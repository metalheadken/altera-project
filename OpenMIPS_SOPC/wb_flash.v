==> flow/design.v <==
module flash_top(wb_clk_i, wb_rst_i, wb_cyc_i, wb_adr_i, wb_dat_i, wb_we_i, wb_sel_i, wb_stb_i, wb_dat_o, wb_ack_o,
				flash_adr_o, flash_dat_i, flash_rst, flash_oe, flash_ce, flash_we);
	input  wire							wb_clk_i;			 
	input  wire 						wb_rst_i;			 
	input  wire [31:0]					wb_adr_i;			 
	output reg  [31:0]					wb_dat_o;			 
	input  wire [31:0]					wb_dat_i;			 
	input  wire [3:0]					wb_sel_i;			 
	input  wire							wb_we_i;			 
	input  wire							wb_stb_i;			 
	input  wire							wb_cyc_i;			 
	output reg							wb_ack_o;			 
	output reg	[31:0]					flash_adr_o;		 
	input  wire [7:0]					flash_dat_i;		 
	output wire							flash_rst;			 
	output wire 						flash_oe;			 	
	output wire 						flash_ce;			 
	output wire 						flash_we;			 
	reg  [3:0]							waitstate;
	wire [1:0]							adr_low;
	wire wb_acc = wb_cyc_i & wb_stb_i;						 
	wire wb_rd	= wb_acc & !wb_we_i;						 
	assign flash_ce = !wb_acc;
	assign flash_oe = !wb_rd;
	assign flash_we = 1'b1;
	assign flash_rst = !wb_rst_i;
	always @(posedge wb_clk_i)
		begin
			if(wb_rst_i == 1'b1)
				begin
					waitstate	<= 	4'h0;
					wb_ack_o  	<= 	1'b0;
				end
			else if(wb_acc == 1'b0)
				begin
					waitstate	<= 	4'h0;
					wb_ack_o  	<= 	1'b0;
					wb_dat_o  	<= 	32'h00000000;
				end
			else if(waitstate == 4'h0)
				begin
					wb_ack_o  	<= 	1'b0;
					if(wb_acc)
						waitstate	<=	waitstate + 4'h1;
					flash_adr_o	<= {10'b0000000000, wb_adr_i[21:2], 2'b00};
				end
			else
				begin
					waitstate	<=	waitstate + 4'h1;
					if(waitstate == 4'h3)
						begin
							wb_dat_o[31:24]	<=	flash_dat_i;
							flash_adr_o	<= {10'b0000000000, wb_adr_i[21:2], 2'b01};							
						end
					else if(waitstate == 4'h6)
						begin
							wb_dat_o[23:16]	<=	flash_dat_i;
							flash_adr_o	<= {10'b0000000000, wb_adr_i[21:2], 2'b10};							
						end
					else if(waitstate == 4'h9)
						begin
							wb_dat_o[15:8]	<=	flash_dat_i;
							flash_adr_o	<= {10'b0000000000, wb_adr_i[21:2], 2'b11};							
						end
					else if(waitstate == 4'hc)
						begin
							wb_dat_o[7:0]	<=	flash_dat_i;
							wb_ack_o		<=	1'b1;
						end
					else if(waitstate == 4'hc)
						begin
							wb_ack_o		<=	1'b0;
							waitstate		<=	4'h0;
						end
				end		
		end
endmodule
### Step by step through the tools: flash_top

Tool output for the design above, in the order of the flow.
Line numbers count from 1 in the design file above.
Operators carry their Yosys type and port widths (W data, S select, Z words).
Library cell names are shortened.
Not given: -

| set-up | value |
|---|---|
| design top | flash_top |
| clock port | wb_clk_i |
| library | sky130hd |
| library corner | tt_025C_1v80 |

### Elaborated design

Source: Yosys, flattened and elaborated, memories not mapped. Widths are those after wreduce. Registers that Yosys merges into a memory's read port (data or address) are not register bits. Print and check cells do not count. Equal cells are merged and count once.

| word-level totals | value |
|---|---|
| register bits after elaboration | 59 |
| bits in latches | 0 |
| bits in writable memories | 0 |
| ROM bits | 0 |
| clocked read ports x word width | 0 |
| memory cells | 0 |
| bits of input ports | 81 |
| output and inout port bits | 69 |
| word-level cells | 63 |

| cells by class | value |
|---|---|
| add/sub/neg operators | 1 |
| multiply operators | 0 |
| div/mod/pow operators | 0 |
| $lt $le $gt $ge | 0 |
| equal/unequal tests | 12 |
| shifts and indexed selects | 0 |
| multiplexer cells | 19 |
| bitwise logic cells | 7 |
| reductions and logical operators | 15 |

Operators with widths:

| cell | count |
|---|---|
| $mux W8 | 14 |
| $mux W22 | 4 |
| $ne A2 B1 Y1 const B | 4 |
| $ne A2 B2 Y1 const B | 4 |
| $eq A4 B4 Y1 const B | 2 |
| $reduce_and A4 Y1 | 2 |
| $reduce_and A3 Y1 | 2 |
| $reduce_and A6 Y1 | 1 |
| $not A1 Y1 | 5 |
| $reduce_and A5 Y1 | 1 |
| $logic_not A1 Y1 | 4 |
| $reduce_or A2 Y1 | 2 |
| $add A4 B1 Y4 const B | 1 |
| $eq A4 B2 Y1 const B | 1 |
| $eq A4 B3 Y1 const B | 1 |
| $logic_not A4 Y1 | 1 |
| $reduce_bool A4 Y1 | 1 |
| $reduce_or A3 Y1 | 1 |
| $and A1 B1 Y1 | 2 |
| $mux W1 | 1 |

### Depth

Yosys ltp: most cells in a row. Word level: on the elaborated netlist, between registers, memories and ports. Mapped: between sequential cells and ports; inverters and the memories' decode and read muxes count.

| depth | value |
|---|---|
| depth after elaboration | 6 |
| ABC_AREA | 0 |
| depth in mapped cells | 5 |
| depth with buffers taken out | 5 |

### Mapped cells and area

Source: synth_stat.txt of the flow (Yosys; design flattened, memories mapped). It holds for the ABC_AREA given above (unset counts as 0); a run with the other value may have another netlist.
The area totals of this step are shown rounded.

Cells by type:

| type | count | total area (µm²) |
|---|---|---|
| edfxtp_1 | 54 | 1.62E+03 |
| dfxtp_1 | 5 | 100.096 |
| buf_4 | 11 | 82.579 |
| and3_1 | 8 | 50.048 |
| ha_1 | 4 | 50.048 |
| nand3b_4 | 2 | 40.038 |
| a31oi_1 | 4 | 25.024 |
| buf_6 | 2 | 22.522 |
| nor2_1 | 6 | 22.522 |
| inv_1 | 5 | 18.768 |
| a31oi_2 | 1 | 12.512 |
| nor2_4 | 1 | 11.261 |
| mux2i_1 | 1 | 10.01 |
| nand3_1 | 2 | 10.01 |
| o21ai_2 | 1 | 8.758 |
| xnor2_1 | 1 | 8.758 |
| xor2_1 | 1 | 8.758 |
| a21o_1 | 1 | 7.507 |

Not listed: further types 7, cells in them 10.

| synthesis totals | value |
|---|---|
| standard cells after synthesis | 120 |
| cell area after synthesis | 2,160 µm² |
| flip-flops | 59 |
| buffer cells | 15 |

### Timing after synthesis

Source: OpenSTA report_checks on the synthesized netlist (no wires, ideal clock, input and output delay 20% of the period each), path of least setup slack; recovery checks are left aside. Register names are those of the netlist, which keeps one name where synthesis merged equal registers.

| timing post-synthesis | value |
|---|---|
| path kind | input to register |
| from | input wb_rst_i |
| to | register flash_adr_o[0] |
| clock period | 3.93 ns |
| external input delay | 0.786 ns |
| library setup time | 0.389 ns |
| time at the first pin | 0.786 ns |
| arrival | 1.844 ns |
| required time | 3.541 ns |
| path slack | 1.696 ns |
| path delay | 1.447 ns |
| stages | 3 |
| buffers on the path | 0 |
| synthesis period reached | 2.234 ns |

"path delay" is the arrival time less input delay plus setup time.
"stages": output pins that drive a net of the path, with the launching flip-flop's if there is one; two outputs of one cell count as two.
"synthesis period reached" = period - worst setup slack (recovery checks aside). The figure is calculated, with input and output delays left at 20% of the set period.
The rows between start and end are the longest chain of elaborated cells between them; the timing report does not say that the signal goes this way. Where chains are equally long, one stands for them.
A line is the first line of the expression or statement that the cell stems from. Yosys adds cells for indexed reads and writes and turns some case tables into memories.
A register here has more assigning lines than the two given.

| between the ends, post-synthesis | value |
|---|---|
| cell sequence | inv_1 -> nand3_1 -> a31oi_2 |
| cells in the longest elaborated chain | 2 |
| elaborated cells between the ends (all ways) | 2 |
| source lines of those cells | 0 |
| those cells by class | logic (1); reduce/logical (1) |

RTL lines, path post-synthesis:

| what | RTL line | source |
|---|---|---|
| start, declared | 4 | `input wire wb_rst_i;` |
| $not A1 Y1 | - |  |
| $reduce_and A3 Y1 | - |  |
| end, assigned | 45 | `flash_adr_o <= {10'b0000000000, wb_adr_i[21:2], 2'b00};` |
| end, assigned | 53 | `flash_adr_o <= {10'b0000000000, wb_adr_i[21:2], 2'b01};` |
| end, declared | 13 | `output reg [31:0] flash_adr_o;` |

### Timing after layout

Path of least setup slack in the final report of record 1 (OpenROAD, finished layout, wires in). Where an end is a register, its clock arrival counts in the times.

| timing after layout | value |
|---|---|
| path kind | input to output |
| from | input wb_cyc_i |
| to | output flash_ce |
| clock period | 2.18 ns |
| external input delay | 0.44 ns |
| time at the first pin | 0.44 ns |
| arrival | 1.67 ns |
| required time | 1.74 ns |
| path slack | 0.07 ns |
| stages | 4 |
| buffers on the path | 3 |

The rows between start and end are the longest chain of elaborated cells between them; the timing report does not say that the signal goes this way. Where chains are equally long, one stands for them.

| between the ends, after layout | value |
|---|---|
| cell sequence | clkdlybuf4s50_1 -> nand2_1 -> buf_4 -> clkdlybuf4s50_1 |
| cells in the longest elaborated chain | 2 |
| elaborated cells between the ends (all ways) | 2 |
| source lines of those cells | 2 |
| those cells by class | logic (1); reduce/logical (1) |

RTL lines, path after layout:

| what | RTL line | source |
|---|---|---|
| start, declared | 11 | `input wire wb_cyc_i;` |
| $and A1 B1 Y1 | 21 | `wire wb_acc = wb_cyc_i & wb_stb_i;` |
| $logic_not A1 Y1 | 23 | `assign flash_ce = !wb_acc;` |
| end, declared | 17 | `output wire flash_ce;` |

## Implementation results

Record of 2 stored runs of the RTL-to-layout flow on flash_top, platform sky130hd. The runs are unordered. Constraints: input delay and output delay 20% of the set period each, output load 0.01 pF.
"period reached" is the run's clock period less its worst setup slack. It is reckoned from that one timing run; input and output delays stay at 20% of the period that was set.
"critical setup path time" means the part of the period allowed to the worst setup path (the constraints hold back 20% at inputs and 20% at outputs) less its slack; where the path has registers, the arrival times of their clocks count too.
"power" is the tool's figure for a default switching activity; nothing was simulated.
Results are given in rounded form.

#### Record 1

| setting | value |
|---|---|
| period_ns | `2.18` |
| CORE_UTILIZATION | `18` |
| PLACE_DENSITY_LB_ADDON | `0.0` |
| CORE_ASPECT_RATIO | `0.54` |
| CORE_MARGIN | `3` |
| ABC_AREA | `0` |
| CTS_CLUSTER_DIAMETER | `31` |
| CAP_MARGIN | `30` |
| SLEW_MARGIN | `30` |
| MIN_ROUTING_LAYER | `met1` |

| result | value |
|---|---|
| die footprint | 13,400 µm² |
| worst-case hold slack | 0.503 ns |
| post-route setup TNS | 0.000 ns |
| critical setup path time | 1.24 ns |
| class of the worst setup path | input to output |
| power | 2.81 mW |
| area of the synthesized netlist | 2,160 µm² |
| standard-cell area after routing | 3,540 µm² |
| period reached | 2.108 ns |
| final design utilization | 31.3 % |
| worst setup slack after layout | 0.072 ns |

#### Record 2

| setting | value |
|---|---|
| period_ns | `1.58` |
| CORE_UTILIZATION | `28` |
| SETUP_SLACK_MARGIN | `0.18` |
| PLACE_DENSITY_LB_ADDON | `0.0` |
| HOLD_SLACK_MARGIN | `0.02` |
| CELL_PAD_IN_SITES_DETAIL_PLACEMENT | `0` |
| GPL_ROUTABILITY_DRIVEN | `0` |
| CTS_CLUSTER_SIZE | `59` |
| MAX_ROUTING_LAYER | `met5` |
| CAP_MARGIN | `20` |
| CORE_MARGIN | `2` |
| SLEW_MARGIN | `20` |

| result | value |
|---|---|
| die footprint | 8,420 µm² |
| worst-case hold slack | 0.497 ns |
| post-route setup TNS | 0.000 ns |
| critical setup path time | 1.52 ns |
| class of the worst setup path | register to register |
| power | 3.45 mW |
| area of the synthesized netlist | 2,160 µm² |
| standard-cell area after routing | 3,630 µm² |
| period reached | 1.520 ns |
| final design utilization | 49.2 % |
| worst setup slack after layout | 0.060 ns |
